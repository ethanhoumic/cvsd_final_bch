==> flow/design.v <==
`timescale 1ns/1ps
module extend_euclidean (
    input         i_clk,
    input         i_rst_n,
    input         i_start,
    input [1:0]   i_code,
    input [10:0]  i_poly,
    output        o_done,
    output [10:0] o_poly
);
    localparam S_IDLE = 0;
    localparam S_DIV  = 1;
    localparam S_DONE = 2;
    localparam P_6  = 11'b000_0100_0011;
    localparam P_8  = 11'b001_0001_1101;
    localparam P_10 = 11'b100_0000_1001;
    reg state_r, state_w;
    reg [10:0] r0_r, r1_r, r0_w, r1_w, t0_r, t1_r, t0_w, t1_w;
    reg [1:0] code_r, code_w;
    always @(*) begin
        state_w = state_r;
        code_w = code_r;
        case (state_r)
            S_IDLE: begin
                if (i_start) begin
                    state_w = S_DIV;
                    case (i_code)
                        0:  r0_w = P_6;
                        1:  r0_w = P_8;
                        2:  r0_w = P_10;
                        default: r0_w = P_6;
                    endcase
                    r1_w = i_poly;
                    t0_w = 0;
                    t1_w = 1;
                end
            end 
            S_DIV: begin
            end
            default: begin
            end
        endcase
    end
    always @(posedge i_clk or negedge i_rst_n) begin
        if (!i_rst_n) begin
            state_r <= S_IDLE;
            r0_r <= 0;
            r1_r <= 0;
            t0_r <= 0;
            t1_r <= 0;
        end
        else begin
            state_r <= state_w;
            r0_r <= r0_w;
            r1_r <= r1_w;
            t0_r <= t0_w;
            t1_r <= t1_w;
        end
    end
endmodule
module gf_mul_unit (
    input         i_clk,
    input         i_rst_n,
    input         i_start,
    input  [1:0]  i_code,
    input  [10:0] i_poly1,
    input  [10:0] i_poly2,
    output        o_done,
    output [10:0] o_poly
);
    localparam S_IDLE = 0;
    localparam S_CAL  = 1;
    reg [10:0] poly1_r, poly2_r, poly1_w, poly2_w, shift_r, shift_w;
    reg [10:0] result_r, result_w;
    reg [3:0]  cnt_r, cnt_w;
    reg [1:0]  code_r, code_w;
    reg [10:0] temp_w;
    reg [3:0]  deg_r, deg_w;
    reg done_r, done_w;
    reg state_r, state_w;
    assign o_done = done_r;
    assign o_poly = result_r;
    always @(*) begin
        poly1_w = poly1_r;
        poly2_w = poly2_r;
        done_w=  done_r;
        state_w = state_r;
        result_w = result_r;
        cnt_w = cnt_r;
        shift_w = shift_r;
        code_w = code_r;
        temp_w = 0;
        deg_w = deg_r;
        case (state_r)
            S_IDLE: begin
                done_w = 0;
                result_w = 0;
                cnt_w = 0;
                if (i_start) begin
                    poly1_w = i_poly1;
                    poly2_w = i_poly2;
                    state_w = S_CAL;
                    shift_w = i_poly1;
                    code_w  = i_code;
                    deg_w   = get_degree(i_poly2);
                end
            end 
            S_CAL: begin
                cnt_w = cnt_r + 1;
                if (poly2_r[cnt_r]) begin
                    result_w = result_r ^ shift_r;
                end
                temp_w = shift_r << 1;
                case (code_r)  
                    0: begin
                        if (temp_w[6]) shift_w = {5'b0, temp_w[5:2], ~temp_w[1:0]};
                        else shift_w = temp_w;
                    end
                    1: begin
                        if (temp_w[8]) shift_w = {3'b0, temp_w[7:5], ~temp_w[4:2], temp_w[1], !temp_w[0]};
                        else shift_w = temp_w;
                    end
                    2: begin
                        if (temp_w[10]) shift_w = {1'b0, temp_w[9:4], !temp_w[3], temp_w[2:1], !temp_w[0]};
                        else shift_w = temp_w;
                    end
                    default: begin
                        shift_w = temp_w;
                    end
                endcase
                if (cnt_r == deg_r) begin
                    state_w = S_IDLE;
                    done_w = 1;
                    shift_w = 0;
                    cnt_w = 0;
                end
            end
        endcase
    end
    always @(posedge i_clk or negedge i_rst_n) begin
        if (!i_rst_n) begin
            poly1_r  <= 0;
            poly2_r  <= 0;
            done_r   <= 0;
            state_r  <= S_IDLE;
            result_r <= 0;
            cnt_r    <= 0;
            shift_r  <= 0;
            deg_r    <= 0;
            code_r   <= 0;
        end
        else begin
            state_r  <= state_w;
            poly1_r  <= poly1_w;
            poly2_r  <= poly2_w;
            done_r   <= done_w;
            result_r <= result_w;
            cnt_r    <= cnt_w;
            shift_r  <= shift_w;
            deg_r    <= deg_w;
            code_r   <= code_w;
        end
    end
    function automatic [3:0] get_degree;
        input [10:0] i_poly;
        integer i;
        reg stop;
        begin
            get_degree = 4'd10;
            stop = 0;
            for (i = 10; i >= 0; i = i - 1) begin
                if (!i_poly[i] && !stop) get_degree = get_degree - 1;
                else if (i_poly[i] && !stop) stop = 1;
                else begin
                end
            end
        end
    endfunction
endmodule
# Tool chain data of gf_mul_unit
# What the tools print for gf_mul_unit, step after step.
# Lines are those of the file above, counted from 1.
# A cell with n/a has no value.
# inputs
top_module	gf_mul_unit
clk_port	i_clk
lib	sky130hd
pvt_corner	tt_025C_1v80

# Word-level counts
# Counts by Yosys on the flattened word-level netlist (proc, flatten, opt, wreduce; memories kept). Register bits leave out memories and registers merged into their read ports (data or address). Print and check cells are left out. Cells with the same type and inputs are merged into one.
# bits
inputBits	27
wordCells	164
output_inout_bits	12
reg_bits	45
# classes
shift	1
n_mux	92
addsub	11
logic	4
equal	6
reduce_and_logical	42
# op_table
op	n
two-way mux 4 bit	34
two-way mux 11 bit	7
case mux 11 bit (select 2 bit)	2
two-way mux 1 bit	42
subtractor 4 x 1 -> 4 bit with constant B	10
case mux 11 bit (select 3 bit)	1
logical NOT 1 bit	21
logical AND 1 bit	19
XOR 11 bit	1
indexed select 11 x 4 -> 1 bit	1
case mux 4 bit (select 2 bit)	1
two-way mux 2 bit	3
inequality test 2 x 1 -> 1 bit with constant B	2
adder 4 x 1 -> 4 bit with constant B	1
== test 4 bit	1
case mux 1 bit (select 2 bit)	2
inverter 3 bit	1
== test 2 x 1 -> 1 bit with constant B	1
== test 2 bit with constant B	1
inequality test 2 bit with constant B	1
inverter 2 bit	1
logical NOT 2 bit	1
AND reduction 2 bit	1
inverter 1 bit	1

# Logic depth
# Yosys ltp: most cells in a row. Word level: on the elaborated netlist, between registers, memories and ports. Mapped: between sequential cells and ports; inverters and the memories' decode and read muxes count.
# depth
ltp_word	62
ABC_AREA	0
depth_mapped	17
mapped_depth_nobuf	17

# Synthesis result
# Yosys stat after the flow's synthesis: flattened, memories mapped to cells. It holds for the ABC_AREA given above (unset counts as 0); a run with the other value may have another netlist.
# Totals and module areas in this step are rounded.
# mapped
cell_count	276
synth_area_um2	2600
buf_cells	15
seq_area_um2	1100
ffs	45
# by_type
cell	n
sky130_fd_sc_hd__dfrtp_1	45
sky130_fd_sc_hd__nand2_1	51
sky130_fd_sc_hd__o21a_1	15
sky130_fd_sc_hd__mux2i_1	11
sky130_fd_sc_hd__a21boi_1	11
sky130_fd_sc_hd__nor3b_1	11
sky130_fd_sc_hd__xor2_1	8
sky130_fd_sc_hd__nor2_1	17
sky130_fd_sc_hd__ha_1	5
sky130_fd_sc_hd__xnor2_1	7
sky130_fd_sc_hd__o21ai_0	12
sky130_fd_sc_hd__mux4_2	2
sky130_fd_sc_hd__o22ai_1	7
sky130_fd_sc_hd__clkbuf_1	10
sky130_fd_sc_hd__mux2_1	3
sky130_fd_sc_hd__nand2b_1	5
sky130_fd_sc_hd__nor2b_1	5
sky130_fd_sc_hd__inv_1	7
# Not listed: further types 27, cells in them 44.

# Path before layout
# OpenSTA on the mapped netlist: ideal clock, no wires. The path of least setup slack (recovery checks aside). Input and output delay are each 20% of the period. Register names are those of the netlist, which keeps one name where synthesis merged equal registers.
# synth_timing
path_kind	input port to flip-flop
start	in i_poly2[7]
end	reg deg_r[2]
path_slack_ns	0.923
arrival_ns	3.797
path_stages	15
required_time_ns	4.720
period_ns	4.85
delay_ns	2.957
synth_period_reached_ns	3.927
# "delay_ns" = arrival - input delay + setup time.
# "path_stages": output pins that drive a net of the path, with the launching flip-flop's if there is one; two outputs of one cell count as two.
# "synth_period_reached_ns" is the clock period less the worst setup slack; recovery checks do not enter. This is arithmetic on one report: input and output delays are still those of the set period (20% each).
# The rows between start and end are the longest chain of elaborated cells between them; the timing report does not say that the signal goes this way. Where chains are equally long, one stands for them.
# A line is the first line of the expression or statement that the cell stems from. Yosys adds cells for indexed reads and writes and turns some case tables into memories.
# synth_between
cell_sequence	sky130_fd_sc_hd__or2_2 -> sky130_fd_sc_hd__a21oi_1 -> sky130_fd_sc_hd__ha_1 -> sky130_fd_sc_hd__o21ai_1 -> sky130_fd_sc_hd__xnor2_1 -> sky130_fd_sc_hd__ha_1 -> sky130_fd_sc_hd__o21ai_0 -> sky130_fd_sc_hd__a311o_1 -> sky130_fd_sc_hd__o21ai_0 -> sky130_fd_sc_hd__ha_1 -> sky130_fd_sc_hd__nor2b_1 -> sky130_fd_sc_hd__xnor2_1 -> sky130_fd_sc_hd__o211a_1 -> sky130_fd_sc_hd__nor4_1 -> sky130_fd_sc_hd__nor3b_1
elab_chain_cells	46
cone_cells	82
classes_between	7 x add/sub; 52 x mux; 23 x reduce/logical
# synth_lines
item	line_no	rtl
start: declaration	67	input  [10:0] i_poly2,
logical AND 1 bit	173	else if (i_poly[i] && !stop) stop = 1;
two-way mux 1 bit	173
two-way mux 1 bit	172	if (!i_poly[i] && !stop) get_degree = get_degree - 1;
two-way mux 1 bit	99	if (i_start) begin
two-way mux 1 bit	94	case (state_r)
logical NOT 1 bit	173
logical AND 1 bit	173
[... 32 more ...]	n/a
two-way mux 1 bit	99
two-way mux 1 bit	94
logical NOT 1 bit	172
logical AND 1 bit	172
two-way mux 4 bit	172
two-way mux 4 bit	99
two-way mux 4 bit	94
end: assignment	149	deg_r    <= 0;
end: assignment	160	deg_r    <= deg_w;
end: declaration	78	reg [3:0]  deg_r, deg_w;

# Worst path after layout
# From the final timing report of run 1: the path of least setup slack in the routed layout; clock arrival at registers is part of the times.
# layout_timing
path_kind	input port to flip-flop
start	in i_poly2[5]
end	reg deg_r[2]
path_stages	18
path_slack_ns	0.35
required_time_ns	4.84
arrival_ns	4.49
period_ns	4.66
# The rows between start and end are the longest chain of elaborated cells between them; the timing report does not say that the signal goes this way. Where chains are equally long, one stands for them.
# layout_between
cell_sequence	sky130_fd_sc_hd__clkdlybuf4s50_1 -> sky130_fd_sc_hd__nor2b_1 -> sky130_fd_sc_hd__o21bai_1 -> sky130_fd_sc_hd__a21oi_2 -> sky130_fd_sc_hd__inv_1 -> sky130_fd_sc_hd__ha_1 -> sky130_fd_sc_hd__o21ai_1 -> sky130_fd_sc_hd__xnor2_1 -> sky130_fd_sc_hd__ha_1 -> sky130_fd_sc_hd__o21ai_0 -> sky130_fd_sc_hd__a311o_1 -> sky130_fd_sc_hd__o21ai_0 -> sky130_fd_sc_hd__ha_1 -> sky130_fd_sc_hd__nor2b_1 -> sky130_fd_sc_hd__xnor2_1 -> sky130_fd_sc_hd__o211a_1 -> sky130_fd_sc_hd__nor4_1 -> sky130_fd_sc_hd__nor3b_1
elab_chain_cells	34
cone_cells	60
classes_between	5 x add/sub; 38 x mux; 17 x reduce/logical
# layout_lines
item	line_no	rtl
start: declaration	67	input  [10:0] i_poly2,
logical AND 1 bit	173	else if (i_poly[i] && !stop) stop = 1;
two-way mux 1 bit	173
two-way mux 1 bit	172	if (!i_poly[i] && !stop) get_degree = get_degree - 1;
two-way mux 1 bit	99	if (i_start) begin
two-way mux 1 bit	94	case (state_r)
logical NOT 1 bit	173
logical AND 1 bit	173
[... 20 more ...]	n/a
two-way mux 1 bit	99
two-way mux 1 bit	94
logical NOT 1 bit	172
logical AND 1 bit	172
two-way mux 4 bit	172
two-way mux 4 bit	99
two-way mux 4 bit	94
end: assignment	149	deg_r    <= 0;
end: assignment	160	deg_r    <= deg_w;
end: declaration	78	reg [3:0]  deg_r, deg_w;

--- measured runs ---
Below are 2 stored runs of the flow (Yosys, OpenROAD; platform sky130hd) on gf_mul_unit, each with its settings and what was measured, unordered. Constraints: input delay and output delay 20% of the set period each, output load 0.01 pF.
By "period_reached_ns" is meant the clock period of the run minus its worst setup slack. This is arithmetic on one report: input and output delays are still those of the set period (20% each).
By "worst_setup_path_time_ns" is meant the share of the clock period that the worst setup path is allowed (20% is reserved at inputs, 20% at outputs), minus its slack. Clock arrival times at its registers enter into it.
By "power_uw" is meant OpenSTA's value without simulated activity: inputs other than the clock are taken to toggle once in ten clock periods, and the tool carries that through the logic.
The measured numbers are rounded.

Run 1, flow files:
==> flow/run.sh <==
#!/bin/bash
# the make line also repeats the synthesis and layout settings of config.mk as NAME=value (left out here)
make -C /OpenROAD-flow-scripts/flow DESIGN_CONFIG=/design/flow/config.mk WORK_HOME=/design/flow/orfs CLKGATE_MAP_FILE= finish
==> flow/config.mk <==
export PLATFORM = sky130hd
export DESIGN_NAME = gf_mul_unit
export DESIGN_NICKNAME = gf_mul_unit
export VERILOG_FILES = /design/flow/design.v
export SDC_FILE = /design/flow/constraint.sdc
export NUM_CORES = 4
export LEC_CHECK = 0
export CAP_MARGIN = 20
export CORE_MARGIN = 2
export CORE_UTILIZATION = 36
export SLEW_MARGIN = 20
==> flow/constraint.sdc <==
create_clock -name core_clock -period 4.66 [get_ports {i_clk}]
set_input_delay 0.9320 -clock core_clock [delete_from_list [all_inputs] [get_ports {i_clk}]]
set_output_delay 0.9320 -clock core_clock [all_outputs]
set_load 0.01 [all_outputs]

==> results of run 1, as CSV <==
result,value
ys_area_um2,2600
die_area_um2,7900
power_uw,1800
layout_utilization_pct,46
worst_setup_path_time_ns,3.38
critical_path_type,"input port to flip-flop"
final_hold_ws_ns,0.48
period_reached_ns,4.309
ws_setup_ns,0.35

Run 2, flow files:
==> flow/run.sh <==
#!/bin/bash
# the make line also repeats the synthesis and layout settings of config.mk as NAME=value (left out here)
make -C /OpenROAD-flow-scripts/flow DESIGN_CONFIG=/design/flow/config.mk WORK_HOME=/design/flow/orfs CLKGATE_MAP_FILE= finish
==> flow/config.mk <==
export PLATFORM = sky130hd
export DESIGN_NAME = gf_mul_unit
export DESIGN_NICKNAME = gf_mul_unit
export VERILOG_FILES = /design/flow/design.v
export SDC_FILE = /design/flow/constraint.sdc
export NUM_CORES = 4
export LEC_CHECK = 0
export ABC_AREA = 0
export CAP_MARGIN = 20
export CORE_MARGIN = 2
export CORE_UTILIZATION = 21
export CTS_CLUSTER_SIZE = 15
export GPL_TIMING_DRIVEN = 0
export PLACE_DENSITY_LB_ADDON = 0.19
export SLEW_MARGIN = 20
==> flow/constraint.sdc <==
create_clock -name core_clock -period 5.89 [get_ports {i_clk}]
set_input_delay 1.1780 -clock core_clock [delete_from_list [all_inputs] [get_ports {i_clk}]]
set_output_delay 1.1780 -clock core_clock [all_outputs]
set_load 0.01 [all_outputs]

==> results of run 2, as CSV <==
result,value
worst_setup_path_time_ns,3.57
critical_path_type,"input port to flip-flop"
ys_area_um2,2600
die_area_um2,13000
period_reached_ns,4.745
layout_utilization_pct,28
final_hold_ws_ns,0.47
ws_setup_ns,1.1
power_uw,1600
--- end ---
